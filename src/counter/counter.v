==> flow/design.v <==
module counter
(
    clk,
    enable,
    CS,
    SCLK,
    SDO
);
input clk;
input enable;
output CS;
output SCLK;
output SDO;
localparam state_CS_HIGH =  3'd0;
localparam state_tCSSR =    3'd1;
localparam state_CLK_LOW =  3'd2;
localparam state_CLK_HIGH = 3'd3;
localparam delay_tCSH  = 4'd2 - 4'd1;
localparam delay_tCSSR = 4'd1 - 4'd1;
localparam delay_tLO   = 4'd1 - 4'd1;
localparam delay_tHIGH = 4'd1 - 4'd1;
localparam dataIncrement = 16'd443;
reg [3:0] clockCounter;
reg cs, sclk;
reg [2:0] state;
reg [3:0] delay;
reg [15:0] dacCount;
reg [15:0] dataOut;
reg lastEnable;
initial begin
    dacCount = 0;
    cs = 1;
    sclk = 0;
    lastEnable = 0;
    delay = delay_tCSH;
    state = state_CS_HIGH;
end
always @(posedge clk) begin
    if( !lastEnable && enable ) begin
        dacCount <= 0;
        cs <= 1;
        sclk <= 0;
        delay <= delay_tCSH;
        state <= state_CS_HIGH;
    end else begin
        if( delay != 0 ) delay <= delay - 1;
        case( state )
            state_CS_HIGH: begin
                if( delay == 0 ) begin
                    cs <= 0;
                    clockCounter <= 0;
                    dataOut <= dacCount;
                    if( delay_tCSSR == 0 ) begin
                        delay <= delay_tLO;
                        state <= state_CLK_LOW;
                    end else begin
                        delay <= delay_tCSSR;
                        state <= state_tCSSR;
                    end
                end
            end
            state_tCSSR: begin
                if( delay == 0 ) begin
                    sclk <= 1;
                    delay <= delay_tHIGH;
                    state <= state_CLK_HIGH;
                end
            end
            state_CLK_LOW: begin
                if( delay == 0 ) begin
                    sclk <= 1;
                    delay <= delay_tHIGH;
                    state <= state_CLK_HIGH;
                end
            end
            state_CLK_HIGH: begin
                if( delay == 0 ) begin
                    if( clockCounter != 15 ) begin
                        dataOut <= dataOut << 1;
                        clockCounter <= clockCounter + 1;
                        sclk <= 0;
                        delay <= delay_tLO;
                        state <= state_CLK_LOW;
                    end else begin
                        dacCount <= dacCount + dataIncrement;
                        cs <= 1;
                        sclk <= 0;
                        delay <= delay_tCSH;
                        state <= state_CS_HIGH;
                    end
                end
            end
            default: begin
            end
        endcase
    end
    lastEnable = enable;
end
assign CS = cs;
assign SCLK = sclk;
assign SDO = dataOut[15];
endmodule
# From RTL to reports: counter
# Tool output for the design above, in the order of the flow.
# Line numbers count from 1 in the design file above.
# Operators carry their Yosys type and port widths (W data, S select, Z words).
# The mark n/a stands for no value.
dict set report setup {
  top {counter}
  clock {clk}
  lib {sky130hd}
  pvt_corner {tt_025C_1v80}
}

# Word-level counts
# Source: Yosys, flattened and elaborated, memories not mapped. Widths are those after wreduce. Registers that Yosys merges into a memory's read port (data or address) are not register bits. Print and check cells do not count. Equal cells are merged and count once.
dict set report bits {
  ff_bits 46
  input_bits 2
  word_cells 61
}
dict set report op_classes {
  add_sub_neg 3
  n_eq 9
  muxes 24
  bitwise 2
  n_reduce_logical 15
}
# cell count
set ops {}
lappend ops {{$mux W16} 3}
lappend ops {{$pmux W16 S2} 1}
lappend ops {{$mux W4} 6}
lappend ops {{$add A16 B9 Y16 const B} 1}
lappend ops {{$pmux W4 S2} 2}
lappend ops {{$pmux W3 S3} 1}
lappend ops {{$mux W3} 3}
lappend ops {{$ne A2 B2 Y1 const B} 4}
lappend ops {{$reduce_and A4 Y1} 2}
lappend ops {{$reduce_bool A4 Y1} 2}
lappend ops {{$eq A3 B2 Y1 const B} 2}
lappend ops {{$reduce_and A3 Y1} 2}
lappend ops {{$reduce_and A5 Y1} 1}
lappend ops {{$mux W1} 5}
lappend ops {{$add A4 B1 Y4 const B} 1}
lappend ops {{$sub A4 B1 Y4 const B} 1}
lappend ops {{$ne A4 B4 Y1 const B} 1}
lappend ops {{$logic_not A4 Y1} 1}
lappend ops {{$pmux W1 S2} 2}
lappend ops {{$eq A3 B1 Y1 const B} 1}
lappend ops {{$logic_not A3 Y1} 1}
lappend ops {{$reduce_bool A3 Y1} 1}
lappend ops {{$reduce_or A3 Y1} 1}
lappend ops {{$not A1 Y1} 2}
lappend ops {{$ne A2 B1 Y1 const B} 1}
lappend ops {{$reduce_bool A2 Y1} 1}
lappend ops {{$reduce_or A2 Y1} 1}
lappend ops {{$mux W2} 1}
# Not listed: further kinds 2, cells in them 2.

# Depth
# Depth = most cells in a row (Yosys ltp): at word level without a register or memory, in the mapped netlist without a sequential cell, where the memories' decode and read muxes count.
dict set report depth {
  ltp_word 4
  ABC_AREA 0
  mapped_depth 7
  depth_no_buf 7
}

# Mapped cells and area
# The flow's flattened synthesis, as Yosys stat reports it; memories are mapped. The netlist is that of the ABC_AREA named above (0 if unset); the other value can give another one.
# Totals and module areas in this step are rounded.
dict set report mapped {
  cells 205
  synth_area_um2 2145
  flip_flops 45
}
# type count
set by_type {}
lappend by_type {sky130_fd_sc_hd__edfxtp_1 20}
lappend by_type {sky130_fd_sc_hd__dfxtp_1 25}
lappend by_type {sky130_fd_sc_hd__mux2_2 12}
lappend by_type {sky130_fd_sc_hd__ha_1 7}
lappend by_type {sky130_fd_sc_hd__a21oi_1 13}
lappend by_type {sky130_fd_sc_hd__nor2_1 17}
lappend by_type {sky130_fd_sc_hd__nand2_1 14}
lappend by_type {sky130_fd_sc_hd__xnor2_1 6}
lappend by_type {sky130_fd_sc_hd__inv_1 10}
lappend by_type {sky130_fd_sc_hd__xor2_1 4}
lappend by_type {sky130_fd_sc_hd__nand2b_1 5}
lappend by_type {sky130_fd_sc_hd__o21ai_0 6}
lappend by_type {sky130_fd_sc_hd__clkbuf_1 7}
lappend by_type {sky130_fd_sc_hd__nand3_1 5}
lappend by_type {sky130_fd_sc_hd__nor3_1 5}
lappend by_type {sky130_fd_sc_hd__or4_1 3}
lappend by_type {sky130_fd_sc_hd__o21ai_1 4}
lappend by_type {sky130_fd_sc_hd__and2_1 3}
# Other cell types: 30; their cells: 39.

# Path before layout
# OpenSTA on the mapped netlist: ideal clock, no wires. The path of least setup slack (recovery checks aside). Input and output delay are each 20% of the period. Register names are those of the netlist, which keeps one name where synthesis merged equal registers.
dict set report synth_timing {
  path_kind {reg-to-reg}
  from {reg delay[0]}
  to {reg clockCounter[0]}
  tclk_ns 3.48
  setup_time_ns 0.422
  t_first_pin_ns 0.000
  t_arrival_ns 2.695
  t_required_ns 3.058
  setup_slack_ns 0.363
  delay_ns 3.117
  path_stages 7
  n_path_buf 1
  period_less_setup_slack_ns 3.117
}
# "delay_ns" = arrival - input delay + setup time.
# "path_stages": output pins that drive a net of the path, with the launching flip-flop's if there is one; two outputs of one cell count as two.
# "period_less_setup_slack_ns" is the clock period less the worst setup slack; recovery checks do not enter. This is arithmetic on one report: input and output delays are still those of the set period (20% each).
# Between the ends stands the longest chain of elaborated cells between them, by number of cells; it is not shown to be the way that was timed. Of several equally long chains one is given.
# A line is the first line of the expression or statement that the cell stems from. Yosys adds cells for indexed reads and writes and turns some case tables into memories.
# At most two assigning lines are given for a register; there are more.
# The path ends at the enable pin of a flip-flop; only ways to that pin are counted.
dict set report synth_between {
  path_cell_list {sky130_fd_sc_hd__dfxtp_1 -> sky130_fd_sc_hd__inv_1 -> sky130_fd_sc_hd__ha_1 -> sky130_fd_sc_hd__nor3b_2 -> sky130_fd_sc_hd__clkbuf_1 -> sky130_fd_sc_hd__a21oi_1 -> sky130_fd_sc_hd__nor3_1}
  elab_chain_len 3
}
# item line
set synth_lines {}
lappend synth_lines {{start, declared} 26} ;# reg [3:0] delay;
lappend synth_lines {{start, assigned} 43} ;# delay <= delay_tCSH;
lappend synth_lines {{start, assigned} 46} ;# if( delay != 0 ) delay <= delay - 1;
lappend synth_lines {{$logic_not A4 Y1} 77} ;# if( delay == 0 ) begin
lappend synth_lines {{$ne A2 B2 Y1} n/a}
lappend synth_lines {{$reduce_and A5 Y1} n/a}
lappend synth_lines {{end, assigned} 51} ;# clockCounter <= 0;
lappend synth_lines {{end, assigned} 80} ;# clockCounter <= clockCounter + 1;
lappend synth_lines {{end, declared} 23} ;# reg [3:0] clockCounter;

# Path in the finished layout
# From the final timing report of run 1: the path of least setup slack in the routed layout; clock arrival at registers is part of the times.
dict set report layout_timing {
  path_kind {reg-to-reg}
  from {reg delay[1]}
  to {reg dataOut[1]}
  tclk_ns 2.12
  setup_time_ns 0.27
  t_first_pin_ns 0.30
  t_arrival_ns 1.81
  t_required_ns 2.14
  setup_slack_ns 0.34
  path_stages 10
  n_path_buf 2
}
# Between the ends stands the longest chain of elaborated cells between them, by number of cells; it is not shown to be the way that was timed. Of several equally long chains one is given.
# At most two assigning lines are given for a register; there are more.
# The path ends at the enable pin of a flip-flop; only ways to that pin are counted.
dict set report layout_between {
  path_cell_list {sky130_fd_sc_hd__dfxtp_2 -> sky130_fd_sc_hd__inv_2 -> sky130_fd_sc_hd__ha_4 -> sky130_fd_sc_hd__nor3b_4 -> sky130_fd_sc_hd__inv_2 -> sky130_fd_sc_hd__a21oi_2 -> sky130_fd_sc_hd__a21oi_2 -> sky130_fd_sc_hd__nor3_4 -> sky130_fd_sc_hd__buf_4 -> sky130_fd_sc_hd__buf_12}
  elab_chain_len 3
}
# item line
set layout_lines {}
lappend layout_lines {{start, declared} 26} ;# reg [3:0] delay;
lappend layout_lines {{start, assigned} 43} ;# delay <= delay_tCSH;
lappend layout_lines {{start, assigned} 46} ;# if( delay != 0 ) delay <= delay - 1;
lappend layout_lines {{$logic_not A4 Y1} 77} ;# if( delay == 0 ) begin
lappend layout_lines {{$ne A2 B2 Y1} n/a}
lappend layout_lines {{$reduce_and A5 Y1} n/a}
lappend layout_lines {{end, assigned} 52} ;# dataOut <= dacCount;
lappend layout_lines {{end, assigned} 79} ;# dataOut <= dataOut << 1;
lappend layout_lines {{end, declared} 28} ;# reg [15:0] dataOut;

# Flow measurements of counter on sky130hd: 2 stored runs with different settings, listed in no order. Input and output delays are each 20% of the period that was set; the output load is 0.01 pF.
# "achieved_clock_period_ns" is the run's clock period less its worst setup slack. It is reckoned from that one timing run; input and output delays stay at 20% of the period that was set.
# "worst_path_time_ns" is the time allowed to the run's worst setup path (the clock period less input and output delay, where it has them) less its slack. Clock arrival times count: a late capture clock shortens it, a late launch clock lengthens it.
# By "totalPower_mw" is meant OpenSTA's value without simulated activity: inputs other than the clock are taken to toggle once in ten clock periods, and the tool carries that through the logic.
# Values from the reports are rounded here.
run="run 1" settings period_ns=2.12 CORE_UTILIZATION=24 SETUP_SLACK_MARGIN=0.56 PLACE_DENSITY_LB_ADDON=0.01 CORE_MARGIN=6 CELL_PAD_IN_SITES_GLOBAL_PLACEMENT=2 CELL_PAD_IN_SITES_DETAIL_PLACEMENT=1 GPL_TIMING_DRIVEN=1 GPL_ROUTABILITY_DRIVEN=1 MIN_ROUTING_LAYER="met2" CAP_MARGIN=20 SLEW_MARGIN=20
run="run 1" results total_die_area_um2=11350 worst_path_time_ns=1.78 timing.worst_path_kind="reg-to-reg" final_setup_tns_ns=0.000 final_setup_ws_ns=0.339 totalPower_mw=3.248 achieved_clock_period_ns=1.781 hold_ws_ns=0.527 synth_area_um2=2145 final_stdcell_area_um2=2811 final_util_pct=33.4
run="run 2" settings period_ns=6.15 CORE_UTILIZATION=72 SETUP_SLACK_MARGIN=0.42 PLACE_DENSITY_LB_ADDON=0.06 HOLD_SLACK_MARGIN=-0.09 CORE_ASPECT_RATIO=0.5 GPL_ROUTABILITY_DRIVEN=1 CAP_MARGIN=25 SLEW_MARGIN=0 CORE_MARGIN=2
run="run 2" results synth_area_um2=2145 worst_path_time_ns=2.66 timing.worst_path_kind="reg-to-reg" achieved_clock_period_ns=2.663 final_setup_ws_ns=3.487 final_util_pct=84.9 totalPower_mw=0.9250 final_stdcell_area_um2=2307 hold_ws_ns=0.515 final_setup_tns_ns=0.000 total_die_area_um2=3457
